==> flow/design.v <==
`timescale 1ns / 1ps
module Adder #(parameter ARITH_TYPE = 1, DATA_WIDTH = 32 , E=8, M=23 )
    (
    input [DATA_WIDTH-1:0] FP_in1,
    input [DATA_WIDTH-1:0] FP_in2,
    output [DATA_WIDTH-1:0] FP_out
    );
    generate
		if (ARITH_TYPE)
			fixed_point_adder    #(.DATA_WIDTH(DATA_WIDTH)) add (.FP_in1(FP_in1), .FP_in2(FP_in2), .FP_out(FP_out));
		else
			floating_point_adder #(.DATA_WIDTH(DATA_WIDTH)) add (.FP_in1(FP_in1), .FP_in2(FP_in2), .FP_out(FP_out));
	endgenerate
endmodule
`timescale 1ns / 1ps
module Reg_Accmulator #(parameter ARITH_TYPE = 1, DATA_WIDTH = 32 )
   (
    input clk,
    input reset, 
    input Enable,
    input bias_sel,  
    input [DATA_WIDTH-1:0] data_in_from_previous,
    input [DATA_WIDTH-1:0] data_bias,
    output reg [DATA_WIDTH-1:0] reg_accu_data_out
    );
    wire [DATA_WIDTH-1:0] data_out_mux;
    wire [DATA_WIDTH-1:0] adder_data_out;
	assign data_out_mux = bias_sel ? data_bias : adder_data_out;
    Adder #(.DATA_WIDTH(DATA_WIDTH), .ARITH_TYPE(ARITH_TYPE)) add ( .FP_in1(data_in_from_previous), .FP_in2(reg_accu_data_out), .FP_out(adder_data_out) );
    always @(posedge clk ,posedge reset)
    begin 
        if (reset) 
            reg_accu_data_out <= {DATA_WIDTH{1'b0}}; 
        else if (Enable) 
            reg_accu_data_out <= data_out_mux; 
    end 
endmodule 
`timescale 1ns / 1ps
module Reg_acc_2 #(parameter DATA_WIDTH = 16, ARITH_TYPE = 1)
(
   input clk ,reset,
   input bias_sel,enable_write,
input [DATA_WIDTH - 1 : 0] Data_in_1 ,   
input [DATA_WIDTH - 1 : 0] Data_in_2 ,   
input [DATA_WIDTH - 1 : 0] Data_in_3 ,   
input [DATA_WIDTH - 1 : 0] Data_in_4 ,   
input [DATA_WIDTH - 1 : 0] Data_in_5 ,   
input [DATA_WIDTH - 1 : 0] Data_in_6 ,   
input [DATA_WIDTH - 1 : 0] Data_in_7 ,   
input [DATA_WIDTH - 1 : 0] Data_in_8 ,   
input [DATA_WIDTH - 1 : 0] Data_in_9 ,   
input [DATA_WIDTH - 1 : 0] Data_in_10,  
input [DATA_WIDTH-1:0]  data_bias_1, 
input [DATA_WIDTH-1:0] data_bias_2, 
input [DATA_WIDTH-1:0] data_bias_3, 
input [DATA_WIDTH-1:0] data_bias_4, 
input [DATA_WIDTH-1:0] data_bias_5, 
input [DATA_WIDTH-1:0] data_bias_6, 
input [DATA_WIDTH-1:0] data_bias_7, 
input [DATA_WIDTH-1:0] data_bias_8, 
input [DATA_WIDTH-1:0] data_bias_9, 
input [DATA_WIDTH-1:0] data_bias_10,
output [DATA_WIDTH - 1 : 0] Data_out_FC_1  ,
output [DATA_WIDTH - 1 : 0] Data_out_FC_2  ,
output [DATA_WIDTH - 1 : 0] Data_out_FC_3  ,
output [DATA_WIDTH - 1 : 0] Data_out_FC_4  ,
output [DATA_WIDTH - 1 : 0] Data_out_FC_5  ,
output [DATA_WIDTH - 1 : 0] Data_out_FC_6  ,
output [DATA_WIDTH - 1 : 0] Data_out_FC_7  ,
output [DATA_WIDTH - 1 : 0] Data_out_FC_8  ,
output [DATA_WIDTH - 1 : 0] Data_out_FC_9  ,
output [DATA_WIDTH - 1 : 0] Data_out_FC_10 
  );
Reg_Accmulator #(.DATA_WIDTH(DATA_WIDTH), .ARITH_TYPE(ARITH_TYPE)) R_ACC1_out(.clk(clk),.reset(reset),. data_in_from_previous(Data_in_1 ),.data_bias(data_bias_1),.bias_sel(bias_sel),.Enable(enable_write | bias_sel),.reg_accu_data_out(Data_out_FC_1 ));
Reg_Accmulator #(.DATA_WIDTH(DATA_WIDTH), .ARITH_TYPE(ARITH_TYPE)) R_ACC2_out(.clk(clk),.reset(reset),. data_in_from_previous(Data_in_2 ),.data_bias(data_bias_2),.bias_sel(bias_sel),.Enable(enable_write | bias_sel),.reg_accu_data_out(Data_out_FC_2 ));
Reg_Accmulator #(.DATA_WIDTH(DATA_WIDTH), .ARITH_TYPE(ARITH_TYPE)) R_ACC3_out(.clk(clk),.reset(reset),. data_in_from_previous(Data_in_3 ),.data_bias(data_bias_3),.bias_sel(bias_sel),.Enable(enable_write | bias_sel),.reg_accu_data_out(Data_out_FC_3 ));
Reg_Accmulator #(.DATA_WIDTH(DATA_WIDTH), .ARITH_TYPE(ARITH_TYPE)) R_ACC4_out(.clk(clk),.reset(reset),. data_in_from_previous(Data_in_4 ),.data_bias(data_bias_4),.bias_sel(bias_sel),.Enable(enable_write | bias_sel),.reg_accu_data_out(Data_out_FC_4 ));
Reg_Accmulator #(.DATA_WIDTH(DATA_WIDTH), .ARITH_TYPE(ARITH_TYPE)) R_ACC5_out(.clk(clk),.reset(reset),. data_in_from_previous(Data_in_5 ),.data_bias(data_bias_5),.bias_sel(bias_sel),.Enable(enable_write | bias_sel),.reg_accu_data_out(Data_out_FC_5 ));
Reg_Accmulator #(.DATA_WIDTH(DATA_WIDTH), .ARITH_TYPE(ARITH_TYPE)) R_ACC6_out(.clk(clk),.reset(reset),. data_in_from_previous(Data_in_6 ),.data_bias(data_bias_6),.bias_sel(bias_sel),.Enable(enable_write | bias_sel),.reg_accu_data_out(Data_out_FC_6 ));
Reg_Accmulator #(.DATA_WIDTH(DATA_WIDTH), .ARITH_TYPE(ARITH_TYPE)) R_ACC7_out(.clk(clk),.reset(reset),. data_in_from_previous(Data_in_7 ),.data_bias(data_bias_7),.bias_sel(bias_sel),.Enable(enable_write | bias_sel),.reg_accu_data_out(Data_out_FC_7 ));
Reg_Accmulator #(.DATA_WIDTH(DATA_WIDTH), .ARITH_TYPE(ARITH_TYPE)) R_ACC8_out(.clk(clk),.reset(reset),. data_in_from_previous(Data_in_8 ),.data_bias(data_bias_8),.bias_sel(bias_sel),.Enable(enable_write | bias_sel),.reg_accu_data_out(Data_out_FC_8 ));
Reg_Accmulator #(.DATA_WIDTH(DATA_WIDTH), .ARITH_TYPE(ARITH_TYPE)) R_ACC9_out(.clk(clk),.reset(reset),. data_in_from_previous(Data_in_9 ),.data_bias(data_bias_9),.bias_sel(bias_sel),.Enable(enable_write | bias_sel),.reg_accu_data_out(Data_out_FC_9 ));
Reg_Accmulator #(.DATA_WIDTH(DATA_WIDTH), .ARITH_TYPE(ARITH_TYPE)) R_ACC10_out(.clk(clk),.reset(reset),.data_in_from_previous(Data_in_10),.data_bias(data_bias_10),.bias_sel(bias_sel),.Enable(enable_write | bias_sel),.reg_accu_data_out(Data_out_FC_10));
endmodule
`timescale 1ns / 1ps
module fixed_point_adder #(parameter DATA_WIDTH = 16 , INTEGER = 6, FRACTION = 10 )
    (
    input [DATA_WIDTH-1:0] FP_in1,
    input [DATA_WIDTH-1:0] FP_in2,
    output [DATA_WIDTH-1:0] FP_out
    );
	assign FP_out = FP_in1 + FP_in2;
endmodule
== Step by step through the tools: Reg_acc_2 ==
Tool output for the design above, in the order of the flow.
Lines are those of the file above, counted from 1.
Cell names lack the library's common part.
The mark - stands for no value.

* Top: Reg_acc_2
* Clock: clk
* Library: sky130hd
* Corner: tt_025C_1v80

== Word level ==
Yosys after proc, flatten, opt, wreduce and memory -nomap, before mapping. Enables and synchronous resets that opt folds into registers are not counted as muxes. Memory bits, and registers merged into a memory's read port (data or address), are not among the register bits. Print and check cells are not counted. Equal cells are merged and count once.

* Bitwise logic cells: 1
* $add $sub $neg: 10
* Mux-type cells: 10

{| class="wikitable"
|+ Operator list
! cell !! count
|-
| 16-bit adder || 10
|-
| 16-bit two-way mux || 10
|-
| 1-bit bitwise OR || 1
|}

* Input bits: 324
* Output and inout bits: 160
* Flip-flop bits (word level): 160

== Longest topological paths ==
Depth = most cells in a row (Yosys ltp): at word level without a register or memory, in the mapped netlist without a sequential cell, where the memories' decode and read muxes count.

* Depth after elaboration: 2
* ABC_AREA: 0
* Depth in mapped cells: 10
* Gate-level depth less buffers: 10

== After synthesis ==
Yosys stat after the flow's synthesis: flattened, memories mapped to cells. It holds for the ABC_AREA given above (unset counts as 0); a run with the other value may have another netlist.
The area totals of this step are shown rounded.

{| class="wikitable"
|+ Cells by type
! cell !! count !! total area (um2)
|-
| dfrtp_1 || 160 || 4003.84
|-
| ha_1 || 150 || 1876.8
|-
| o21ai_0 || 175 || 875.84
|-
| a21oi_1 || 173 || 865.83
|-
| mux2i_1 || 80 || 800.768
|-
| xnor2_1 || 76 || 665.638
|-
| nand2_1 || 169 || 634.358
|-
| a21o_1 || 69 || 517.997
|-
| nor2_1 || 93 || 349.085
|-
| xor2_1 || 37 || 324.061
|-
| fa_1 || 10 || 200.192
|-
| clkbuf_1 || 51 || 191.434
|-
| and3_1 || 26 || 162.656
|-
| a2bb2oi_1 || 18 || 157.651
|-
| nor3_1 || 27 || 135.13
|-
| a211oi_1 || 17 || 127.622
|-
| o21bai_1 || 17 || 127.622
|-
| nand3_1 || 22 || 110.106
|}

Not listed: further types 47, cells in them 203.

* Cell count: 1573
* Mapped flip-flops: 160
* Sequential part of the area: 4004 um2
* Mapped area: 13510 um2
* Buffer cells: 66

The figures by module come from a second, unflattened synthesis with its own total; it is not the netlist above.

* Cell total of the unflattened synthesis: 1771
* Area total of the unflattened synthesis: 16030 um2

Each row is one instance without its submodules.

{| class="wikitable"
|+ Modules
! module !! area (um2) !! times used !! cells !! seq. area (um2)
|-
| fixed_point_adder (DATA_WIDTH=16) || 853.3 || 10 || 107 || 0.0
|-
| Reg_Accmulator || 749.5 || 10 || 70 || 400.4
|-
| Reg_acc_2 || 6.3 || 1 || 1 || 0.0
|-
| Adder || 0.0 || 10 || 0 || 0.0
|}

== Worst setup path after synthesis ==
Path of least setup slack by OpenSTA after synthesis, without wires, with an ideal clock, recovery checks aside; 20% of the period is set as input and as output delay. Where synthesis merged equal registers, the netlist keeps one of their names.

* Path type: input to register
* From: input Data_in_6[0]
* To: register R_ACC6_out.reg_accu_data_out[14]
* Time at the first pin: 796 ps
* Path buffers: 0
* Setup slack: 866 ps
* Required time: 3853 ps
* Clock period: 3980 ps
* Path delay: 2318 ps
* Stages: 10
* External input delay: 796 ps
* Arrival time: 2987 ps
* Synthesis period reached: 3114 ps

"path delay" = arrival - input delay + setup time.
"stages": output pins that drive a net of the path, with the launching flip-flop's if there is one; two outputs of one cell count as two.
"synthesis period reached" is the clock period less the worst setup slack; recovery checks do not enter. This is arithmetic on one report: input and output delays are still those of the set period (20% each).
Between the ends stands the longest chain of elaborated cells between them, by number of cells; it is not shown to be the way that was timed. Of several equally long chains one is given.
A line is the first line of the expression or statement that the cell stems from. Yosys adds cells for indexed reads and writes and turns some case tables into memories.

* Cell sequence: ha_1 fa_1 a21o_1 a21o_1 a2111oi_0 o31ai_1 a21o_1 a21oi_1 nor3_1 nand3b_1
* Cells in the longest elaborated chain: 2
* Elaborated cells between the ends (all ways): 2
* RTL lines with such cells: 2

{| class="wikitable"
|+ RTL lines, path after synthesis
! element !! RTL line !! source
|-
| start: declaration || 48 || <nowiki>input [DATA_WIDTH - 1 : 0] Data_in_6 ,</nowiki>
|-
| 16-bit adder || 92 || <nowiki>assign FP_out = FP_in1 + FP_in2;</nowiki>
|-
| 16-bit two-way mux || 28 || <nowiki>assign data_out_mux = bias_sel ? data_bias : adder_data_out;</nowiki>
|-
| end: assignment || 33 || <nowiki>reg_accu_data_out <= {DATA_WIDTH{1'b0}};</nowiki>
|-
| end: assignment || 35 || <nowiki>reg_accu_data_out <= data_out_mux;</nowiki>
|-
| end: declaration || 24 || <nowiki>output reg [DATA_WIDTH-1:0] reg_accu_data_out</nowiki>
|}

== Worst path after layout ==
Path of least setup slack in the final report of job 2 (OpenROAD, finished layout, wires in). Where an end is a register, its clock arrival counts in the times.
The report prints the path's times to 10 ps; the period is as set.

* Path type: input to register
* From: input Data_in_6[0]
* To: register R_ACC6_out.reg_accu_data_out[14]
* Path buffers: 2
* External input delay: 780 ps
* Required time: 4210 ps
* Arrival time: 3660 ps
* Time at the first pin: 780 ps
* Stages: 12
* Clock period: 3880 ps
* Setup slack: 550 ps

Between the ends stands the longest chain of elaborated cells between them, by number of cells; it is not shown to be the way that was timed. Of several equally long chains one is given.

* Cell sequence: clkdlybuf4s50_1 ha_1 fa_1 a21o_1 a21o_1 a2111oi_0 buf_4 o31ai_1 a21o_1 a21oi_1 nor3_1 nand3b_1
* Cells in the longest elaborated chain: 2
* Elaborated cells between the ends (all ways): 2
* RTL lines with such cells: 2

{| class="wikitable"
|+ RTL lines, path after layout
! element !! RTL line !! source
|-
| start: declaration || 48 || <nowiki>input [DATA_WIDTH - 1 : 0] Data_in_6 ,</nowiki>
|-
| 16-bit adder || 92 || <nowiki>assign FP_out = FP_in1 + FP_in2;</nowiki>
|-
| 16-bit two-way mux || 28 || <nowiki>assign data_out_mux = bias_sel ? data_bias : adder_data_out;</nowiki>
|-
| end: assignment || 33 || <nowiki>reg_accu_data_out <= {DATA_WIDTH{1'b0}};</nowiki>
|-
| end: assignment || 35 || <nowiki>reg_accu_data_out <= data_out_mux;</nowiki>
|-
| end: declaration || 24 || <nowiki>output reg [DATA_WIDTH-1:0] reg_accu_data_out</nowiki>
|}

Data sheet: physical implementation of Reg_acc_2

Record of 2 stored runs of the RTL-to-layout flow on Reg_acc_2, platform sky130hd. The runs are unordered. Constraints: input delay and output delay 20% of the set period each, output load 0.01 pF.
"achieved clock period" = clock period - worst setup slack. The figure is calculated, with input and output delays left at 20% of the set period.
By "worst setup path time" is meant the share of the clock period that the worst setup path is allowed (20% is reserved at inputs, 20% at outputs), minus its slack. Clock arrival times at its registers enter into it.
"power" is the tool's figure for a default switching activity; nothing was simulated.
"worst setup path time" is known to 10 ps.
The results are shown rounded.

Job 1
==> flow/run.sh <==
#!/bin/bash
# the make line also repeats the synthesis and layout settings of config.mk as NAME=value (left out here)
make -C /OpenROAD-flow-scripts/flow DESIGN_CONFIG=/design/flow/config.mk WORK_HOME=/design/flow/orfs CLKGATE_MAP_FILE= finish
==> flow/config.mk <==
export PLATFORM = sky130hd
export DESIGN_NAME = Reg_acc_2
export DESIGN_NICKNAME = Reg_acc_2
export VERILOG_FILES = /design/flow/design.v
export SDC_FILE = /design/flow/constraint.sdc
export NUM_CORES = 4
export LEC_CHECK = 0
export CAP_MARGIN = 20
export CELL_PAD_IN_SITES_GLOBAL_PLACEMENT = 0
export CORE_MARGIN = 2
export CORE_UTILIZATION = 65
export GPL_ROUTABILITY_DRIVEN = 1
export SETUP_SLACK_MARGIN = 0.48
export SLEW_MARGIN = 20
==> flow/constraint.sdc <==
create_clock -name core_clock -period 6.44 [get_ports {clk}]
set_input_delay 1.2880 -clock core_clock [delete_from_list [all_inputs] [get_ports {clk}]]
set_output_delay 1.2880 -clock core_clock [all_outputs]
set_load 0.01 [all_outputs]

==> results of job 1 <==
did not finish, routing stopped with ODB-0269

Job 2
==> flow/run.sh <==
#!/bin/bash
# the make line also repeats the synthesis and layout settings of config.mk as NAME=value (left out here)
make -C /OpenROAD-flow-scripts/flow DESIGN_CONFIG=/design/flow/config.mk WORK_HOME=/design/flow/orfs CLKGATE_MAP_FILE= finish
==> flow/config.mk <==
export PLATFORM = sky130hd
export DESIGN_NAME = Reg_acc_2
export DESIGN_NICKNAME = Reg_acc_2
export VERILOG_FILES = /design/flow/design.v
export SDC_FILE = /design/flow/constraint.sdc
export NUM_CORES = 4
export LEC_CHECK = 0
export CAP_MARGIN = 20
export CORE_ASPECT_RATIO = 1.52
export CORE_MARGIN = 2
export CORE_UTILIZATION = 36
export CTS_CLUSTER_SIZE = 55
export MAX_ROUTING_LAYER = met5
export SLEW_MARGIN = 20
==> flow/constraint.sdc <==
create_clock -name core_clock -period 3.88 [get_ports {clk}]
set_input_delay 0.7760 -clock core_clock [delete_from_list [all_inputs] [get_ports {clk}]]
set_output_delay 0.7760 -clock core_clock [all_outputs]
set_load 0.01 [all_outputs]

==> results of job 2 <==
chip area after synthesis (Yosys): 13510 um2
die area: 39140 um2
standard-cell area of the final layout: 19480 um2
utilization: 52.6%
worst setup slack after layout: 549 ps
total negative slack: 0 ps
worst hold slack: 539 ps
power: 7.999 mW
achieved clock period: 3331 ps
worst setup path time: 2550 ps
worst setup path kind: input to register
