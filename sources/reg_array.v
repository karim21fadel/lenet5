==> flow/design.v <==
`timescale 1ns / 1ps
module Register #(parameter DATA_WIDTH = 32 )
(
 input clk,
 input reset, 
 input [DATA_WIDTH-1:0] Data_in,
 input Enable, 
 output reg [DATA_WIDTH-1:0] Data_out);
 always @(posedge clk ,posedge reset)
   begin
   if (reset)
        Data_out<= {DATA_WIDTH{1'b0}}; 
   else if (Enable)
        Data_out <= Data_in;
   end		
endmodule 
module reg_array #(parameter DATA_WIDTH =16)
(
  input clk ,reset ,
  input  [DATA_WIDTH-1 : 0] data_in_from_previous,
  output [DATA_WIDTH-1 : 0] data_out_for_previous,
  input  enable_write_previous,
  input  enable_read_previous,
  input   ifm_sel,
  output  [DATA_WIDTH-1 : 0]  data_out_for_next,
  input   enable_read_next
  );
    wire	[DATA_WIDTH - 1 : 0]	Data_Read_Reg1, Data_Read_Reg2;
	wire Write_En_Reg1, Write_En_Reg2;
	reg [DATA_WIDTH - 1 : 0] data_out_for_next_sig ,data_out_for_previous_sig;
    assign Write_En_Reg1 = enable_write_previous & ~ifm_sel ;
    assign Write_En_Reg2 = enable_write_previous &  ifm_sel ;
	always @*
	begin
        if(ifm_sel)
        begin
            data_out_for_next_sig     = Data_Read_Reg1; 	   
	        data_out_for_previous_sig = Data_Read_Reg2; 
        end
        else
        begin
            data_out_for_next_sig     = Data_Read_Reg2;   
            data_out_for_previous_sig = Data_Read_Reg1; 	        
        end
    end
   Register #(.DATA_WIDTH(DATA_WIDTH)) R1 (.clk(clk),.reset(reset),.Data_in(data_in_from_previous),.Enable(Write_En_Reg1),.Data_out(Data_Read_Reg1)); 
   Register #(.DATA_WIDTH(DATA_WIDTH)) R2 (.clk(clk),.reset(reset),.Data_in(data_in_from_previous),.Enable(Write_En_Reg2),.Data_out(Data_Read_Reg2));  
   Register #(.DATA_WIDTH(DATA_WIDTH)) R3 (.clk(clk),.reset(reset),.Data_in(data_out_for_next_sig),.Enable(enable_read_next),.Data_out(data_out_for_next)); 
   Register #(.DATA_WIDTH(DATA_WIDTH)) R4 (.clk(clk),.reset(reset),.Data_in(data_out_for_previous_sig),.Enable(enable_read_previous),.Data_out(data_out_for_previous));
   endmodule
* Reports on reg_array
The steps from the RTL of reg_array to its reports follow in flow order.
Line numbers count from 1 in the design file above.
Operators carry their Yosys type and port widths (W data, S select, Z words).
Library cell names are shortened.
A cell with n/a has no value.
- Top :: reg_array
- Clock :: clk
- Cell library :: sky130hd
- Corner :: tt_025C_1v80

* Elaborated design
Source: Yosys, flattened and elaborated, memories not mapped. Widths are those after wreduce; folded enables and synchronous resets count as part of the registers. Registers that Yosys merges into a memory's read port (data or address) are not register bits. Print and check cells do not count. Equal cells are merged and count once.
- Flip-flop bits (word level) :: 64
- Bits of input ports :: 22
- Output and inout bits :: 32
- Elaborated cells :: 9
- Mux-type cells :: 2
- Bitwise logic cells :: 3
** Operator list (count)
- $mux W16 :: 2
- $and A1 B1 Y1 :: 2
- $not A1 Y1 :: 1

* Depth
Longest topological path by Yosys (ltp), each cell counted once; first at word level (registers and memories cut), then after technology mapping (sequential cells cut; the memories' decode and read muxes count).
- Word-level depth :: 2
- ABC_AREA :: 0
- Mapped depth :: 5
- Mapped depth without buffers :: 2

* Netlist
Yosys stat after the flow's synthesis: flattened, memories mapped to cells. It holds for the ABC_AREA given above (unset counts as 0); a run with the other value may have another netlist.
The area totals of this step are shown rounded.
** Cell types
- dfrtp_1 :: count 64, area in all 1.6E+03 µm²
- mux2i_1 :: count 32, area in all 320.307 µm²
- mux2_2 :: count 22, area in all 247.738 µm²
- a21oi_1 :: count 32, area in all 160.154 µm²
- mux2_4 :: count 10, area in all 150.144 µm²
- nor2_1 :: count 32, area in all 120.115 µm²
- buf_6 :: count 3, area in all 33.782 µm²
- buf_4 :: count 3, area in all 22.522 µm²
- clkbuf_1 :: count 6, area in all 22.522 µm²
- nand2b_4 :: count 1, area in all 13.763 µm²
- nand2_2 :: count 1, area in all 6.256 µm²
- buf_2 :: count 1, area in all 5.005 µm²
- inv_1 :: count 1, area in all 3.754 µm²
- Mapped cells :: 208
- Mapped area :: 2710 µm²
- Sequential part of the area :: 1600 µm²
- Flip-flop cells :: 64
- Buffers :: 13
The figures by module come from a second, unflattened synthesis with its own total; it is not the netlist above.
- Cells (unflattened synthesis) :: 178
- Area (unflattened synthesis) :: 3160 µm²
Rows give one instance, submodules left out.
** Modules
- Register #(DATA_WIDTH=16) :: instances 4, cells 35, area 653 µm², seq. area 400 µm²
- reg_array :: instances 1, cells 38, area 544 µm², seq. area 0.0 µm²

* Timing after synthesis
Source: OpenSTA report_checks on the synthesized netlist (no wires, ideal clock, input and output delay 20% of the period each), path of least setup slack; recovery checks are left aside. Register names are those of the netlist, which keeps one name where synthesis merged equal registers.
- Path kind :: input port to flip-flop
- Start point :: in ifm_sel
- End point :: reg R1.Data_out[0]
- Period :: 1.26 ns
- External input delay :: 0.252 ns
- Library setup time :: 0.125 ns
- Time at the first pin :: 0.252 ns
- Data arrival time :: 1.047 ns
- Data required time :: 1.135 ns
- Slack :: 0.087 ns
- Path delay :: 0.920 ns
- Driving pins on the path :: 5
- Buffers on the path :: 3
- Period reached after synthesis :: 1.173 ns
"path delay" = arrival - input delay + setup time.
"driving pins on the path": output pins that drive a net of the path, with the launching flip-flop's if there is one; two outputs of one cell count as two.
"period reached after synthesis" is the clock period less the worst setup slack; recovery checks do not enter. This is arithmetic on one report: input and output delays are still those of the set period (20% each).
Between the ends stands the longest chain of elaborated cells between them, by number of cells; it is not shown to be the way that was timed. Of several equally long chains one is given.
Each line given opens the expression or statement behind the cell; cells for indexed reads and writes are added by Yosys, which also makes memories of some case tables.
- Cell sequence :: buf_6 nand2b_4 buf_6 buf_6 mux2_4
- Length of the longest elaborated chain :: 2
- Elaborated cells between the ends (all ways) :: 2
- RTL lines with such cells :: 1
- Classes of those cells :: 2 x logic
** Ends and longest elaborated chain, post-synthesis
- start: declaration :: RTL line 24 : input   ifm_sel,
- $not A1 Y1 :: RTL line 31 : assign Write_En_Reg1 = enable_write_previous & ~ifm_sel ;
- $and A1 B1 Y1 :: RTL line 31
- end: assignment :: RTL line 12 : Data_out<= {DATA_WIDTH{1'b0}};
- end: assignment :: RTL line 14 : Data_out <= Data_in;
- end: declaration :: RTL line 8 : output reg [DATA_WIDTH-1:0] Data_out);

* Path in the finished layout
Path of least setup slack in the final report of stored run 1 (OpenROAD, finished layout, wires in). Where an end is a register, its clock arrival counts in the times.
- Path kind :: flip-flop to output port
- Start point :: reg R4.Data_out[6]
- End point :: out data_out_for_previous[6]
- Period :: 1.36 ns
- Output delay :: 0.27 ns
- Time at the first pin :: 0.33 ns
- Data arrival time :: 1.01 ns
- Data required time :: 1.09 ns
- Slack :: 0.08 ns
- Driving pins on the path :: 2
- Buffers on the path :: 1
- Cell sequence :: dfrtp_1 dlygate4sd2_1
- Length of the longest elaborated chain :: 0
- Elaborated cells between the ends (all ways) :: 0
- RTL lines with such cells :: 0
** Ends and longest elaborated chain, post-layout
- start: declaration :: RTL line 8 : output reg [DATA_WIDTH-1:0] Data_out);
- start: assignment :: RTL line 12 : Data_out<= {DATA_WIDTH{1'b0}};
- start: assignment :: RTL line 14 : Data_out <= Data_in;
- end: declaration :: RTL line 21 : output [DATA_WIDTH-1 : 0] data_out_for_previous,

Settings and measured results of 2 stored flow runs for module reg_array (sky130hd), not sorted in any way. The constraints put input and output delay at 20% of the set period each and load the outputs with 0.01 pF.
"reached clock period" is the run's clock period less its worst setup slack. It is reckoned from that one timing run; input and output delays stay at 20% of the period that was set.
"allowed time less slack (worst setup path)" is the time allowed to the run's worst setup path (the clock period less input and output delay, where it has them) less its slack. Clock arrival times count: a late capture clock shortens it, a late launch clock lengthens it.
"total power after layout": no workload was simulated; the value follows from the tool's default switching activity.
Results are given in rounded form.

* Stored run 1
** Files
==> flow/run.sh <==
#!/bin/bash
# the make line also repeats the synthesis and layout settings of config.mk as NAME=value (left out here)
make -C /OpenROAD-flow-scripts/flow DESIGN_CONFIG=/design/flow/config.mk WORK_HOME=/design/flow/orfs CLKGATE_MAP_FILE= finish
==> flow/config.mk <==
export PLATFORM = sky130hd
export DESIGN_NAME = reg_array
export DESIGN_NICKNAME = reg_array
export VERILOG_FILES = /design/flow/design.v
export SDC_FILE = /design/flow/constraint.sdc
export NUM_CORES = 4
export LEC_CHECK = 0
export CAP_MARGIN = 20
export CORE_MARGIN = 2
export CORE_UTILIZATION = 24
export SLEW_MARGIN = 20
==> flow/constraint.sdc <==
create_clock -name core_clock -period 1.36 [get_ports {clk}]
set_input_delay 0.2720 -clock core_clock [delete_from_list [all_inputs] [get_ports {clk}]]
set_output_delay 0.2720 -clock core_clock [all_outputs]
set_load 0.01 [all_outputs]
** Results
- Mapped cell area after synthesis :: 2710 µm²
- Full die area :: 12100 µm²
- Standard-cell area after layout :: 3720 µm²
- Setup slack of the critical path :: 0.083 ns
- Summed negative setup slack :: 0.000 ns
- Total power after layout :: 5.50 mW
- Reached clock period :: 1.277 ns
- Allowed time less slack (worst setup path) :: 1.01 ns
- Worst setup path kind :: flip-flop to output port

* Stored run 2
** Files
==> flow/run.sh <==
#!/bin/bash
# the make line also repeats the synthesis and layout settings of config.mk as NAME=value (left out here)
make -C /OpenROAD-flow-scripts/flow DESIGN_CONFIG=/design/flow/config.mk WORK_HOME=/design/flow/orfs CLKGATE_MAP_FILE= finish
==> flow/config.mk <==
export PLATFORM = sky130hd
export DESIGN_NAME = reg_array
export DESIGN_NICKNAME = reg_array
export VERILOG_FILES = /design/flow/design.v
export SDC_FILE = /design/flow/constraint.sdc
export NUM_CORES = 4
export LEC_CHECK = 0
export CAP_MARGIN = 35
export CORE_MARGIN = 2
export CORE_UTILIZATION = 69
export CTS_CLUSTER_DIAMETER = 101
export CTS_CLUSTER_SIZE = 95
export PLACE_DENSITY_LB_ADDON = 0.03
export SETUP_SLACK_MARGIN = 0.22
export SLEW_MARGIN = 20
==> flow/constraint.sdc <==
create_clock -name core_clock -period 2.32 [get_ports {clk}]
set_input_delay 0.4640 -clock core_clock [delete_from_list [all_inputs] [get_ports {clk}]]
set_output_delay 0.4640 -clock core_clock [all_outputs]
set_load 0.01 [all_outputs]
** Results
- Mapped cell area after synthesis :: 2710 µm²
- Full die area :: 4440 µm²
- Standard-cell area after layout :: 3490 µm²
- Setup slack of the critical path :: 0.533 ns
- Summed negative setup slack :: 0.000 ns
- Total power after layout :: 3.20 mW
- Reached clock period :: 1.787 ns
- Allowed time less slack (worst setup path) :: 1.32 ns
- Worst setup path kind :: flip-flop to output port
